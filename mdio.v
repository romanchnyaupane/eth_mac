==> flow/design.v <==
module mdio(
    input wire clk,
    input wire rst,
    input wire mdio_init,
    input wire [4:0] reg_addr,
    input wire [15:0] data,
    input wire status_req,
    inout wire mdio_out,
    output reg mdc,
    output reg write_over,   
    output reg mdio_ready
);
reg [2:0] state,next_state;
localparam IDLE = 3'b000,
           PREAMBLE_STATE = 3'b001,
           START_STATE = 2'b010,
           OPCODE_STATE = 3'b011,
           PHY_ADDR_STATE = 3'b100,
           REG_ADDR_STATE = 3'b101,
           TA_STATE = 3'b110,
           DATA_STATE = 3'b111;
localparam PREAMBLE = 32'hffff_ffff;
localparam START = 2'b00;
localparam OPCODE_WRITE = 2'b01;
localparam OPCODE_READ = 2'b10;
localparam TA = 2'b10;   
localparam PHY_ADDR = 5'b00001;  
reg [4:0] REG_ADDR;  
reg [15:0] DATA;  
reg [15:0] DATA_READ;  
reg internal_mdio_init;  
reg [5:0] bit_count;  
reg count_en, count_rst;  
reg data_addr_load;
reg status_check;
reg status;
reg mdio_out_en;
reg mdio_data_out;
always @(*) begin
    mdc = clk;
    internal_mdio_init = ~mdio_ready & mdio_init;  
end
assign mdio_out = mdio_out_en ? mdio_data_out : 1'bz;  
always @(posedge clk) begin
    if (data_addr_load) begin
        REG_ADDR <= reg_addr;
        DATA <= data;
    end else begin
        REG_ADDR <= REG_ADDR;
        DATA <= DATA;
    end
end
always @ (posedge clk) begin
    if (rst) begin
        state <= IDLE;
        mdio_ready <= 1'b0;
        mdio_out_en <= 1'b0;  
    end else begin
        state <= next_state;
        if(status_req) begin
            mdio_ready <= DATA_READ[0];  
        end else begin
            mdio_ready <= mdio_ready;
        end
    end
end
always @(*) begin
    next_state = state;
    count_en = 1'b0;
    count_rst = 1'b0;
    mdio_out_en = 1'b0;  
    data_addr_load = 1'b0;
    status_check = 1'b0;
    write_over = 1'b0;
    case(state)
        IDLE: begin
            if(internal_mdio_init) begin                  
                next_state = PREAMBLE_STATE;
                count_en = 1'b1;
                mdio_out_en = 1'b1;
                data_addr_load = 1'b1;
            end else begin
                if(status_req) begin
                    status_check = 1'b1;
                    next_state = PREAMBLE_STATE;
                    count_en = 1'b1;
                    count_rst = 1'b0;
                end else begin
                    status_check = 1'b0;
                    next_state = IDLE;
                    count_rst = 1'b1;
                end
            end
        end
        PREAMBLE_STATE: begin
            mdio_data_out = PREAMBLE[31 - bit_count];
            mdio_out_en = 1'b1;
            count_en = 1'b1;
            if(bit_count == 6'd31) begin
                next_state = START_STATE;
            end else begin
                next_state = PREAMBLE_STATE;
            end
        end
        START_STATE: begin
            mdio_data_out = START[bit_count-32];
            mdio_out_en = 1'b1;
            count_en = 1'b1;
            if(bit_count == 6'd33) begin
                next_state = OPCODE_STATE;
            end else begin
                next_state = START_STATE;
            end
        end
        OPCODE_STATE: begin
            mdio_data_out = status_check ? OPCODE_READ[bit_count-34] : OPCODE_WRITE[bit_count-34];
            mdio_out_en = 1'b1;
            count_en = 1'b1;
            if(bit_count == 6'd35) begin
                next_state = PHY_ADDR_STATE;
            end else begin
                next_state = OPCODE_STATE;
            end
        end
        PHY_ADDR_STATE: begin
            mdio_data_out = PHY_ADDR[bit_count-36];
            mdio_out_en = 1'b1;
            count_en = 1'b1;
            if(bit_count == 6'd40) begin
                next_state = REG_ADDR_STATE;
            end else begin
                next_state = PHY_ADDR_STATE;
            end
        end
        REG_ADDR_STATE: begin
            mdio_data_out = REG_ADDR[bit_count-41];
            mdio_out_en = 1'b1;
            count_en = 1'b1;
            if(bit_count == 6'd45) begin
                next_state = TA_STATE;
            end else begin
                next_state = REG_ADDR_STATE;
            end
        end
        TA_STATE: begin
            mdio_data_out = TA[bit_count-46];
            mdio_out_en = 1'b1;
            count_en = 1'b1;
            if(bit_count == 6'd47) begin
                next_state = DATA_STATE;
            end else begin
                next_state = TA_STATE;
            end
        end
        DATA_STATE: begin
            if(status_check) begin
                mdio_out_en = 1'b0;  
                if(bit_count >= 6'd48 && bit_count <= 6'd63) begin
                    DATA_READ[bit_count-48] = mdio_out;  
                end
            end else begin
                mdio_data_out = DATA[bit_count-48];
            end
            mdio_out_en = 1'b1;
            count_en = 1'b1;
            if(bit_count == 6'd63) begin
                next_state = IDLE;
                mdio_out_en = 1'b0;  
                count_en = 1'b0;
                count_rst = 1'b1;
                write_over = 1'b1;
            end else begin
                next_state = DATA_STATE;
            end
        end
    endcase
end
always @(posedge clk) begin
    if (rst | count_rst) begin
        bit_count <= 6'b111111;
    end else begin
        bit_count <= (bit_count + count_en) & {6{~count_rst}};  
    end
end
endmodule
### Step by step through the tools: mdio

The steps from the RTL of mdio to its reports follow in flow order.
Line numbers count from 1 in the design file above.
Library cell names are shortened.
Not given: n/a

| set-up | value |
|---|---|
| design top | mdio |
| clock port | clk |
| standard-cell library | sky130hd |
| corner | tt_025C_1v80 |

### Word level

Source: Yosys, flattened and elaborated, memories not mapped. Widths are those after wreduce; folded enables and synchronous resets count as part of the registers. Registers that Yosys merges into a memory's read port (data or address) are not register bits. Print and check cells do not count.

| storage and ports | value |
|---|---|
| output and inout port bits | 4 |
| bits of input ports | 25 |
| word-level cells | 42 |
| bits in registers | 9 |

| cells by class | value |
|---|---|
| bitwise operators | 3 |
| eq/ne operators | 14 |
| reduce/logical cells | 3 |
| muxes and demuxes | 19 |
| $add $sub $neg | 1 |

Operator list:

| operator | number |
|---|---|
| == test 6 bit with constant B | 6 |
| case mux 3 bit (select 8 bit) | 1 |
| == test 3 bit with constant B | 4 |
| 2-to-1 mux 1 bit | 11 |
| OR reduction 7 bit | 1 |
| == test 3 x 2 -> 1 bit with constant B | 2 |
| adder 6 x 1 -> 6 bit | 1 |
| == test 6 x 5 -> 1 bit with constant B | 1 |
| bitwise AND 6 bit | 1 |
| OR reduction 6 bit | 1 |
| case mux 1 bit (select 3 bit) | 2 |
| 2-to-1 mux 3 bit | 2 |
| 2-to-1 mux 2 bit | 2 |
| == test 3 x 1 -> 1 bit with constant B | 1 |
| zero test 3 bit | 1 |
| case mux 1 bit (select 2 bit) | 1 |
| OR 1 bit | 1 |
| NOT 1 bit | 1 |

### Logic depth

Longest topological path by Yosys (ltp), each cell counted once; first at word level (registers and memories cut), then after technology mapping (sequential cells cut; the memories' decode and read muxes count).

| depth | value |
|---|---|
| depth in word-level cells | 5 |
| ABC_AREA | 1 |
| gate-level depth with buffers | 12 |

### Synthesis result

The flow's flattened synthesis, as Yosys stat reports it; memories are mapped. The netlist is that of the ABC_AREA named above (0 if unset); the other value can give another one.
Totals and module areas in this step are rounded.

Cells by type:

| cell type | number | area in all (um2) |
|---|---|---|
| dfxtp_1 | 14 | 280.269 |
| nand2_1 | 27 | 101.347 |
| nand3_1 | 11 | 55.053 |
| inv_1 | 12 | 45.043 |
| nor2_1 | 11 | 41.29 |
| ha_1 | 2 | 25.024 |
| nand4_1 | 4 | 25.024 |
| buf_4 | 3 | 22.522 |
| a21oi_1 | 4 | 20.019 |
| nand3_4 | 1 | 17.517 |
| xor2_1 | 2 | 17.517 |
| nor3_1 | 3 | 15.014 |
| nand2_2 | 2 | 12.512 |
| nor2_4 | 1 | 11.261 |
| xnor2_1 | 1 | 8.758 |
| nor2_2 | 1 | 6.256 |
| o21ai_0 | 1 | 5.005 |
| conb_1 | 1 | 3.754 |

| mapped netlist | value |
|---|---|
| flip-flop cells | 14 |
| cell count | 101 |
| buffer cells | 3 |
| chip area (Yosys) | 713 um2 |

Hand-over note for mdio

Design mdio on sky130hd. What follows are 2 stored runs of the flow, each under its own settings; their order means nothing. The constraints put input and output delay at 20% of the set period each and load the outputs with 0.01 pF.
By "total power after layout" is meant OpenSTA's value without simulated activity: inputs other than the clock are taken to toggle once in ten clock periods, and the tool carries that through the logic.
Values from the reports are rounded here.
A setting shown as n/a is not set for that run.
Among the results, n/a means that no value is shown for the run.

| run | period_ns | CORE_UTILIZATION | SETUP_SLACK_MARGIN | PLACE_DENSITY | CELL_PAD_IN_SITES_DETAIL_PLACEMENT | TNS_END_PERCENT | ABC_AREA | GPL_TIMING_DRIVEN | CAP_MARGIN | MAX_ROUTING_LAYER | CORE_MARGIN | SLEW_MARGIN | PLACE_DENSITY_LB_ADDON | worst-case hold slack (ns) | total power after layout (mW) | utilization of the finished layout (%) | setup slack of the worst path (ns) | area of the die (um2) | standard-cell area of the final layout (um2) | sum of negative setup slack (ns) | chip area in the Yosys report (um2) |
|---|---|---|---|---|---|---|---|---|---|---|---|---|---|---|---|---|---|---|---|---|---|
| run 1 | 2.49 | 26 | 0.61 | 0.58 | 2 | 10 | 1 | 1 | 10 | met5 | 2 | 20 | n/a | 0.499 | 0.842 | 34.3 | 0.441 | 3180 | 873 | 0.000 | 713 |
| run 2 | 2.09 | 68 | 0.35 | n/a | 2 | 85 | n/a | n/a | 15 | n/a | 3 | 20 | 0.21 | n/a | n/a | n/a | n/a | n/a | n/a | n/a | n/a |

Run 2: no results, floorplanning failed with PDN-0185

End of note.
